==> flow/design.v <==
module avg_kernel(
    input clk,
    input en,
    input [WIDTH-1:0] din_1,
    input [WIDTH-1:0] din_0,
    input [9:0] row_cnt,
    input [9:0] col_cnt,
    output [9:0] dout,
    output reg out_valid,
    output odd_out
    );
parameter WIDTH = 8;
parameter ROW = 480;
parameter COL = 752;
reg [WIDTH-1:0] kernel [3:0];
always @(posedge clk or negedge en) begin
    if (!en) 
    begin: kernel_rst
        integer i;
        for(i=0;i<4;i=i+1) begin
            kernel[i] <= 8'd1;
        end
    end
    else 
        begin: kernel_inst
        integer i;
        kernel[3]  <= din_1;
        kernel[1]  <= din_0;
        kernel[2]  <= kernel[3];
        kernel[0]  <= kernel[1];
    end
end
always @(posedge clk or negedge en) begin
    if (!en) begin
        out_valid <= 1'b0;
    end
    else begin
        if (row_cnt == 10'd1 && col_cnt == 10'd1) begin
            out_valid <= 1'b1;
        end
        else if (row_cnt == 10'd480 && col_cnt == 10'd0) begin
            out_valid <= 1'b0;
        end
        else begin
            out_valid <= out_valid;
        end
    end
end
assign odd_out = ((row_cnt[0] == 1'b1 && col_cnt >= 10'd2) || (row_cnt[0] == 1'b0 && col_cnt < 10'd2)) && col_cnt[0] == 1'b0 ? 1'b1 : 1'b0;
wire [WIDTH+1:0] k [3:0];
assign k[0] = {2'b0, kernel[0]};
assign k[1] = {2'b0, kernel[1]};
assign k[2] = {2'b0, kernel[2]};
assign k[3] = {2'b0, kernel[3]};
assign dout = k[0] + k[1] + k[2] + k[3];
endmodule
# Reports on avg_kernel
# Tool output for the design above, in the order of the flow.
# Lines are those of the file above, counted from 1.
# Library cell names are shortened.
design:
  design: "avg_kernel"
  clk_port: "clk"
  lib: "sky130hd"
  lib_corner: "tt_025C_1v80"

# Elaborated design
# Source: Yosys, flattened and elaborated. Widths are those after wreduce. Registers that Yosys merges into a memory's read port (data or address) are not register bits. Print and check cells do not count. Equal cells are merged and count once.
classes:
  cmp: 2
  bitwise: 2
  muxes: 3
  reduce_and_logical: 8
  eq_ne: 3
  add_sub_neg: 3
ops:
  columns: ["cell", "count"]
  rows:
  - ["10-bit by 1-bit equality test with 1-bit output (second input constant)", 2]
  - ["10-bit by 2-bit >= comparator with 1-bit output (second input constant)", 1]
  - ["10-bit by 2-bit less-than comparator with 1-bit output (second input constant)", 1]
  - ["10-bit by 8-bit adder with 10-bit output", 1]
  - ["10-bit by 9-bit equality test with 1-bit output (second input constant)", 1]
  - ["10-bit zero test", 1]
  - ["9-bit by 8-bit adder with 10-bit output", 1]
  - ["8-bit by 8-bit adder with 9-bit output", 1]
  - ["1-bit logical AND", 5]
  - ["1-bit two-way mux", 3]
  - ["1-bit NOT", 2]
  - ["2-bit nonzero test", 1]
  - ["1-bit logical OR", 1]
word_totals:
  in_bits: 38
  elab_cells: 26
  regBits: 33
  out_inout_bits: 12

# Depth
# Depth = most cells in a row (Yosys ltp): at word level without a register or memory, in the mapped netlist without a sequential cell, where the memories' decode and read muxes count.
logic_depth:
  ltp_word: 5
  ABC_AREA: 0
  mapped_depth: 9

# Synthesis result
# Yosys stat after the flow's synthesis: flattened, memories mapped to cells. It holds for the ABC_AREA given above (unset counts as 0); a run with the other value may have another netlist.
types:
  columns: ["cell", "count", "type_area_um2"]
  rows:
  - ["dfrtp_1", 29, 725.696]
  - ["fa_1", 16, 320.307]
  - ["ha_1", 9, 112.608]
  - ["dfstp_2", 4, 105.101]
  - ["inv_1", 27, 101.347]
  - ["xor2_1", 4, 35.034]
  - ["xnor2_1", 3, 26.275]
  - ["o211ai_1", 3, 22.522]
  - ["a21oi_1", 4, 20.019]
  - ["nand2_1", 5, 18.768]
  - ["nor4_1", 3, 18.768]
  - ["nand3_1", 3, 15.014]
  - ["nor2_1", 4, 15.014]
  - ["nor3_1", 3, 15.014]
  - ["or3_1", 2, 12.512]
  - ["o2bb2ai_1", 1, 8.758]
  - ["a21o_1", 1, 7.507]
  - ["o21a_1", 1, 7.507]
# Not listed: further types 4, cells in them 4.
synth_totals:
  cell_count: 126
  area_mm2: 0.0016153
  flip_flops: 33

# Worst setup path after synthesis
# OpenSTA on the mapped netlist: ideal clock, no wires. The path of least setup slack (recovery checks aside). Input and output delay are each 20% of the period. Register names are those of the netlist, which keeps one name where synthesis merged equal registers.
synth_timing:
  kind: "reg2out"
  startpoint: "register kernel[0][1]"
  endpoint: "output dout[7]"
  n_path_buf: 0
  clock_period_ns: 3.54
  t_arrival_ns: 2.737
  out_delay_ns: 0.708
  stages: 9
  launch_ns: 0.000
  required_ns: 2.832
  slack_ns: 0.095
  path_delay_ns: 2.737
  synth_period_reached_ns: 3.445
# "path_delay_ns" = arrival - input delay + setup time.
# A path that ends at an output port has no setup time.
# "stages" counts driving pins, that of a launching flip-flop among them; a cell with two outputs on the path counts twice.
# "synth_period_reached_ns" is the clock period less the worst setup slack; recovery checks do not enter. This is arithmetic on one report: input and output delays are still those of the set period (20% each).
# Between the ends stands the longest chain of elaborated cells between them, by number of cells; it is not shown to be the way that was timed. Of several equally long chains one is given.
# Each line given opens the expression or statement behind the cell; cells for indexed reads and writes are added by Yosys, which also makes memories of some case tables.
synth_via:
  path_cell_list: "dfrtp_1 > fa_1 > fa_1 > ha_1 > fa_1 > a21o_1 > a21oi_1 > o211ai_1 > xor2_1"
  elab_chain_len: 3
synth_rtl:
  columns: ["item", "line_no", "source"]
  rows:
  - ["start: declaration", 15, "reg [WIDTH-1:0] kernel [3:0];"]
  - ["start: assignment", 21, "kernel[i] <= 8'd1;"]
  - ["start: assignment", 30, "kernel[0]  <= kernel[1];"]
  - ["8-bit by 8-bit adder with 9-bit output", 55, "assign dout = k[0] + k[1] + k[2] + k[3];"]
  - ["9-bit by 8-bit adder with 10-bit output", 55, null]
  - ["10-bit by 8-bit adder with 10-bit output", 55, null]
  - ["end: declaration", 8, "output [9:0] dout,"]

# Path in the finished layout
# Path of least setup slack in the final report of entry A (OpenROAD, finished layout, wires in). Where an end is a register, its clock arrival counts in the times.
layout_timing:
  kind: "reg2out"
  startpoint: "register kernel[2][1]"
  endpoint: "output dout[7]"
  t_arrival_ns: 3.04
  clock_period_ns: 3.28
  required_ns: 2.62
  n_path_buf: 1
  out_delay_ns: 0.66
  slack_ns: -0.42
  launch_ns: 0.27
  stages: 10
# Between the ends stands the longest chain of elaborated cells between them, by number of cells; it is not shown to be the way that was timed. Of several equally long chains one is given.
layout_via:
  path_cell_list: "dfrtp_1 > fa_1 > fa_1 > ha_2 > fa_2 > a21o_1 > a21oi_2 > o211ai_1 > xor2_1 > buf_2"
  elab_chain_len: 2
layout_rtl:
  columns: ["item", "line_no", "source"]
  rows:
  - ["start: declaration", 15, "reg [WIDTH-1:0] kernel [3:0];"]
  - ["start: assignment", 21, "kernel[i] <= 8'd1;"]
  - ["start: assignment", 29, "kernel[2]  <= kernel[3];"]
  - ["9-bit by 8-bit adder with 10-bit output", 55, "assign dout = k[0] + k[1] + k[2] + k[3];"]
  - ["10-bit by 8-bit adder with 10-bit output", 55, null]
  - ["end: declaration", 8, "output [9:0] dout,"]

# Measured results for avg_kernel: 2 stored runs of the Yosys and OpenROAD flow on sky130hd. The settings differ; the order carries no meaning. The constraints put input and output delay at 20% of the set period each and load the outputs with 0.01 pF.
# "timing.achieved_period_ns": clock period set for the run, less the worst setup slack. It is reckoned from that one timing run; input and output delays stay at 20% of the period that was set.
# By "worst_path_ns" is meant the share of the clock period that the worst setup path is allowed (20% is reserved at inputs, 20% at outputs), minus its slack. Clock arrival times at its registers enter into it.
# "power.total_w" is the tool's figure for a default switching activity; nothing was simulated.
runs:
  - name: "entry A"
    settings:
      period_ns: 3.28
      CORE_UTILIZATION: 19
      SETUP_SLACK_MARGIN: -0.13
      PLACE_DENSITY: 0.37
      CELL_PAD_IN_SITES_DETAIL_PLACEMENT: 0
      GPL_ROUTABILITY_DRIVEN: 0
      CTS_CLUSTER_SIZE: 11
      CAP_MARGIN: 15
      MIN_ROUTING_LAYER: "met2"
      CORE_MARGIN: 2
      SLEW_MARGIN: 20
    results:
      timing.achieved_period_ns: 3.696
      tns_setup_ns: -1.875
      power.total_w: 0.001329
      worst_path_ns: 3.04
      path_kind: "reg2out"
      yosys_chip_area_mm2: 0.0016153
      post_route_util_frac: 0.301
      hold_worst_slack_ns: 0.372
      final_die_area_mm2: 0.0092554
      setup_worst_slack_ns: -0.416
      finalCellArea_mm2: 0.0024736
  - name: "entry B"
    settings:
      period_ns: 6.05
      CORE_UTILIZATION: 69
      SETUP_SLACK_MARGIN: 0.93
      PLACE_DENSITY_LB_ADDON: 0.28
      CORE_MARGIN: 2
      GPL_TIMING_DRIVEN: 1
      CTS_CLUSTER_SIZE: 27
      CTS_CLUSTER_DIAMETER: 155
      MAX_ROUTING_LAYER: "met4"
      CAP_MARGIN: 20
      SLEW_MARGIN: 20
    outcome: "no final report: clock tree synthesis broke off with DPL-0038"
